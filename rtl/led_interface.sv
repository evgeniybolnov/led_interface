==> flow/design.v <==
module led_interface #(
  parameter clock_freq      = 50_000_000,
  parameter blink_period_ms = 100       ,
  parameter pause_before_ms = 1_000     ,
  parameter pause_after_ms  = 1_000     ,
  parameter bits_count      = 8
) (
  input                   clk          ,
  input                   reset        ,
  input  [bits_count-1:0] parallel_code,
  output                  serial_code
);
  localparam pause_before = pause_before_ms * ( clock_freq / 1000 );
  localparam pause_after  = pause_after_ms  * ( clock_freq / 1000 );
  localparam blink_period = blink_period_ms * ( clock_freq / 1000 );
  logic [bits_count-1:0] code_meta      ;
  logic [bits_count-1:0] code_latch     ;
  logic [bits_count-1:0] current_code   ;
  logic [           2:0] state_counter  ;
  logic [           7:0] bit_counter    ;
  logic [          31:0] before_timer   ;
  logic [          31:0] after_timer    ;
  logic [          31:0] blink_timer    ;
  logic                  serial_code_reg;
  assign serial_code = serial_code_reg;
  always_ff @( posedge clk or posedge reset )
    begin
      if ( reset )
        begin
          code_meta     <= '0;
          code_latch    <= '0;
          current_code  <= '0;
          before_timer  <= '0;
          after_timer   <= '0;
          blink_timer   <= '0;
          state_counter <= '0;
          bit_counter   <= bits_count - 1'b1;
        end
      else
        begin
          if ( ( pause_before > 0 ) && ( before_timer < pause_before - 1'b1 ) )
            before_timer <= before_timer + 1'b1;
          else
            begin
              if ( ( bit_counter > 0 ) || ( state_counter < 7 ) )
                begin
                  if ( blink_timer < blink_period - 1'b1 )
                    blink_timer <= blink_timer + 1'b1;
                  else
                    begin
                      if ( state_counter < 7 )
                        state_counter <= state_counter + 1'b1;
                      else
                        begin
                          state_counter <= 0;
                          bit_counter   <= bit_counter - 1'b1;
                        end
                      blink_timer <= 0;
                    end
                end
              else
                begin
                  if ( ( pause_after > 0 ) && ( after_timer < pause_after - 1'b1 ) )
                    after_timer <= after_timer + 1'b1;
                  else
                    begin
                      before_timer  <= '0;
                      after_timer   <= '0;
                      state_counter <= '0;
                      bit_counter   <= bits_count - 1'b1;
                      current_code  <= code_latch;
                    end
                end
            end
          { code_latch, code_meta } <= { code_meta, parallel_code };
        end
    end
  always_ff @(posedge clk or posedge reset)
    begin
      if ( reset )
        serial_code_reg <= '0;
      else
        case( state_counter )
          3, 4, 5 : serial_code_reg <= current_code[bit_counter];
          2       : serial_code_reg <= 1'b1;
          default : serial_code_reg <= '0;
        endcase
    end
endmodule
From RTL to reports: led_interface

Tool output for the design above, in the order of the flow.
Line numbers count from 1 in the design file above.
The mark - stands for no value.

Top module: led_interface
Clock input: clk
Library: sky130hd
Timing corner: tt_025C_1v80

Word-level counts

Yosys after proc, flatten, opt, wreduce and memory -nomap, before mapping. Memory bits, and registers merged into a memory's read port (data or address), are not among the register bits. Print and check cells are not counted. Equal cells are merged and count once.

Bitwise operators: 3
Add/subtract/negate cells: 5
Eq/ne operators: 9
Muxes and demuxes: 14
Shift operators: 1
Order comparisons: 5
Reduce/logical cells: 8

Operators by type and width:

| operator                                                        | count |
| 32-bit 2-to-1 mux                                               | 5 |
| 32-bit by 1-bit adder with 32-bit output with constant B        | 3 |
| 32-bit by 26-bit < comparator with 1-bit output with constant B | 2 |
| 32-bit by 23-bit < comparator with 1-bit output with constant B | 1 |
| 8-bit 2-to-1 mux                                                | 4 |
| 3-bit 2-to-1 mux                                                | 4 |
| 2-bit != test with constant B                                   | 5 |
| 8-bit by 1-bit subtractor with 8-bit output with constant B     | 1 |
| 8-bit by 1-bit > comparator with 1-bit output with constant B   | 1 |
| 8-bit by 8-bit variable part select with 1-bit output           | 1 |
| 2-bit AND reduction                                             | 3 |
| 3-bit by 2-bit == test with 1-bit output with constant B        | 2 |
| 3-bit == test with constant B                                   | 2 |
| 3-bit AND reduction                                             | 2 |
| 4-bit AND reduction                                             | 1 |
| 1-bit inverter                                                  | 3 |
| 3-bit by 1-bit adder with 3-bit output with constant B          | 1 |
| 3-bit < comparator with constant B                              | 1 |
| 3-bit OR reduction                                              | 1 |
| 1-bit case mux with 2-bit select                                | 1 |
| 1-bit logical OR                                                | 1 |

Register bits: 132
Output and inout bits: 1

Depth

Longest topological path by Yosys (ltp), each cell counted once; first at word level (registers and memories cut), then after technology mapping (sequential cells cut; the memories' decode and read muxes count).

Word-level depth: 4
ABC_AREA: 0
Gate-level depth with buffers: 10
Mapped depth without buffers: 8

Netlist

Yosys stat after the flow's synthesis: flattened, memories mapped to cells. It holds for the ABC_AREA given above (unset counts as 0); a run with the other value may have another netlist.
The area totals of this step are shown rounded.

Flip-flop cells: 132
Cells in the netlist: 662
Cell area after synthesis: 6,387 µm²

Cells by type:

| cell type                 | count | total area (µm²) |
| sky130_fd_sc_hd__dfrtp_1  | 129   | 3.23E+03 |
| sky130_fd_sc_hd__o21ai_0  | 66    | 330.317 |
| sky130_fd_sc_hd__nand2_1  | 82    | 307.795 |
| sky130_fd_sc_hd__nand3_1  | 53    | 265.254 |
| sky130_fd_sc_hd__nor2_1   | 54    | 202.694 |
| sky130_fd_sc_hd__o31ai_1  | 25    | 187.68 |
| sky130_fd_sc_hd__and3_1   | 16    | 100.096 |
| sky130_fd_sc_hd__ha_1     | 8     | 100.096 |
| sky130_fd_sc_hd__nand4_1  | 15    | 93.84 |
| sky130_fd_sc_hd__a21oi_1  | 18    | 90.086 |
| sky130_fd_sc_hd__nor2b_1  | 14    | 87.584 |
| sky130_fd_sc_hd__dfstp_2  | 3     | 78.826 |
| sky130_fd_sc_hd__nor4_1   | 12    | 75.072 |
| sky130_fd_sc_hd__a31oi_1  | 10    | 62.56 |
| sky130_fd_sc_hd__nand2b_1 | 10    | 62.56 |
| sky130_fd_sc_hd__o41ai_1  | 7     | 61.309 |
| sky130_fd_sc_hd__xnor2_1  | 7     | 61.309 |
| sky130_fd_sc_hd__mux2i_1  | 6     | 60.058 |

Not listed: further types 41, cells in them 127.

Worst setup path after synthesis

Path of least setup slack by OpenSTA after synthesis, without wires, with an ideal clock, recovery checks aside; 20% of the period is set as input and as output delay. Where synthesis merged equal registers, the netlist keeps one of their names.

Kind: register to register
Start: register bit_counter[0]
End: register bit_counter[7]
Delay of the path: 2.361 ns
Time at the first pin: 0.000 ns
Arrival time: 2.234 ns
Path slack: 0.908 ns
Setup time: 0.127 ns
Clock period: 3.27 ns
Stages on the path: 10
Period reached after synthesis: 2.362 ns

"delay of the path" is the arrival time less input delay plus setup time.
"stages on the path" counts driving pins, that of a launching flip-flop among them; a cell with two outputs on the path counts twice.
"period reached after synthesis" is the clock period less the worst setup slack; recovery checks do not enter. This is arithmetic on one report: input and output delays are still those of the set period (20% each).
Between the ends stands the longest chain of elaborated cells between them, by number of cells; it is not shown to be the way that was timed. Of several equally long chains one is given.
A line is the first line of the expression or statement that the cell stems from. Yosys adds cells for indexed reads and writes and turns some case tables into memories.
At most two assigning lines are given for a register; there are more.

Path through: sky130_fd_sc_hd__dfstp_2 sky130_fd_sc_hd__clkbuf_1 sky130_fd_sc_hd__inv_1 sky130_fd_sc_hd__ha_1 sky130_fd_sc_hd__nand4b_1 sky130_fd_sc_hd__or3_1 sky130_fd_sc_hd__clkbuf_1 sky130_fd_sc_hd__mux2_4 sky130_fd_sc_hd__nand4_1 sky130_fd_sc_hd__mux2_1
Length of the longest elaborated chain: 4

Ends and longest elaborated chain, post-synthesis:

| element                                     | RTL line | text |
| start, declared                             | 20       | `logic [           7:0] bit_counter    ;` |
| start, assigned                             | 37       | `bit_counter   <= bits_count - 1'b1;` |
| start, assigned                             | 56       | `bit_counter   <= bit_counter - 1'b1;` |
| 8-bit by 1-bit subtractor with 8-bit output | 56       |  |
| 8-bit 2-to-1 mux                            | 51       | `if ( state_counter < 7 )` |
| 8-bit 2-to-1 mux                            | 47       | `if ( blink_timer < blink_period - 1'b1 )` |
| 8-bit 2-to-1 mux                            | 45       | `if ( ( bit_counter > 0 ) \|\| ( state_counter < 7 ) )` |
| end, assigned                               | 37       |  |
| end, assigned                               | 56       |  |
| end, declared                               | 20       |  |

Timing after layout

Path of least setup slack in the final report of run B (OpenROAD, finished layout, wires in). Where an end is a register, its clock arrival counts in the times.

Kind: register to register
Start: register blink_timer[17]
End: register bit_counter[7]
Arrival time: 2.56 ns
Setup time: 0.12 ns
Path slack: 0.14 ns
Clock period: 2.4 ns
Time at the first pin: 0.41 ns
Stages on the path: 7

Between the ends stands the longest chain of elaborated cells between them, by number of cells; it is not shown to be the way that was timed. Of several equally long chains one is given.
At most two assigning lines are given for a register; there are more.

Path through: sky130_fd_sc_hd__dfrtp_2 sky130_fd_sc_hd__or4_4 sky130_fd_sc_hd__a211oi_4 sky130_fd_sc_hd__o311ai_4 sky130_fd_sc_hd__mux2_4 sky130_fd_sc_hd__nand4_1 sky130_fd_sc_hd__mux2_4
Length of the longest elaborated chain: 3

Ends and longest elaborated chain, after layout:

| element                                         | RTL line | text |
| start, declared                                 | 23       | `logic [          31:0] blink_timer    ;` |
| start, assigned                                 | 35       | `blink_timer   <= '0;` |
| start, assigned                                 | 48       | `blink_timer <= blink_timer + 1'b1;` |
| 32-bit by 23-bit < comparator with 1-bit output | 47       | `if ( blink_timer < blink_period - 1'b1 )` |
| 8-bit 2-to-1 mux                                | 47       |  |
| 8-bit 2-to-1 mux                                | 45       | `if ( ( bit_counter > 0 ) \|\| ( state_counter < 7 ) )` |
| end, assigned                                   | 37       | `bit_counter   <= bits_count - 1'b1;` |
| end, assigned                                   | 56       | `bit_counter   <= bit_counter - 1'b1;` |
| end, declared                                   | 20       | `logic [           7:0] bit_counter    ;` |

Lab notebook: led_interface

Below are 2 stored runs of the flow (Yosys, OpenROAD; platform sky130hd) on led_interface, each with its settings and what was measured, unordered. Constraints: input delay and output delay 20% of the set period each, output load 0.01 pF.
"reached clock period": clock period set for the run, less the worst setup slack. It is reckoned from that one timing run; input and output delays stay at 20% of the period that was set.
"time on the worst setup path" means the part of the period allowed to the worst setup path (the constraints hold back 20% at inputs and 20% at outputs) less its slack; where the path has registers, the arrival times of their clocks count too.
By "total power after layout" is meant OpenSTA's value without simulated activity: inputs other than the clock are taken to toggle once in ten clock periods, and the tool carries that through the logic.
Results are given in rounded form.

## Run A

==> flow/run.sh <==
#!/bin/bash
# the make line also repeats the synthesis and layout settings of config.mk as NAME=value (left out here)
make -C /OpenROAD-flow-scripts/flow DESIGN_CONFIG=/design/flow/config.mk WORK_HOME=/design/flow/orfs CLKGATE_MAP_FILE= finish
==> flow/config.mk <==
export PLATFORM = sky130hd
export DESIGN_NAME = led_interface
export DESIGN_NICKNAME = led_interface
export VERILOG_FILES = /design/flow/design.v
export SDC_FILE = /design/flow/constraint.sdc
export NUM_CORES = 4
export LEC_CHECK = 0
export ABC_AREA = 1
export CAP_MARGIN = 40
export CELL_PAD_IN_SITES_GLOBAL_PLACEMENT = 2
export CORE_MARGIN = 2
export CORE_UTILIZATION = 58
export GPL_ROUTABILITY_DRIVEN = 1
export MAX_ROUTING_LAYER = met4
export MIN_ROUTING_LAYER = met1
export PLACE_DENSITY = 0.51
export SETUP_SLACK_MARGIN = -0.14
export SLEW_MARGIN = 20
==> flow/constraint.sdc <==
create_clock -name core_clock -period 1.46 [get_ports {clk}]
set_input_delay 0.2920 -clock core_clock [delete_from_list [all_inputs] [get_ports {clk}]]
set_output_delay 0.2920 -clock core_clock [all_outputs]
set_load 0.01 [all_outputs]

Run A: incomplete, placement halted on GPL-0301

## Run B

==> flow/run.sh <==
#!/bin/bash
# the make line also repeats the synthesis and layout settings of config.mk as NAME=value (left out here)
make -C /OpenROAD-flow-scripts/flow DESIGN_CONFIG=/design/flow/config.mk WORK_HOME=/design/flow/orfs CLKGATE_MAP_FILE= finish
==> flow/config.mk <==
export PLATFORM = sky130hd
export DESIGN_NAME = led_interface
export DESIGN_NICKNAME = led_interface
export VERILOG_FILES = /design/flow/design.v
export SDC_FILE = /design/flow/constraint.sdc
export NUM_CORES = 4
export LEC_CHECK = 0
export CAP_MARGIN = 20
export CELL_PAD_IN_SITES_GLOBAL_PLACEMENT = 2
export CORE_MARGIN = 2
export CORE_UTILIZATION = 37
export CTS_CLUSTER_DIAMETER = 252
export CTS_CLUSTER_SIZE = 70
export GPL_ROUTABILITY_DRIVEN = 1
export GPL_TIMING_DRIVEN = 1
export MAX_ROUTING_LAYER = met5
export PLACE_DENSITY_LB_ADDON = 0.01
export SETUP_SLACK_MARGIN = 0.65
export SLEW_MARGIN = 5
export TNS_END_PERCENT = 50
==> flow/constraint.sdc <==
create_clock -name core_clock -period 2.4 [get_ports {clk}]
set_input_delay 0.4800 -clock core_clock [delete_from_list [all_inputs] [get_ports {clk}]]
set_output_delay 0.4800 -clock core_clock [all_outputs]
set_load 0.01 [all_outputs]

| result of run B | value |
|---|---|
| synthesized cell area | 6,387 µm² |
| full die area | 18,330 µm² |
| standard-cell area after routing | 9,423 µm² |
| utilization after layout | 55.2 % |
| worst slack on setup checks | 0.139 ns |
| setup TNS | 0.000 ns |
| post-route worst hold slack | 0.349 ns |
| total power after layout | 4,987 uW |
| reached clock period | 2.261 ns |
| time on the worst setup path | 2.26 ns |
| class of the worst setup path | register to register |
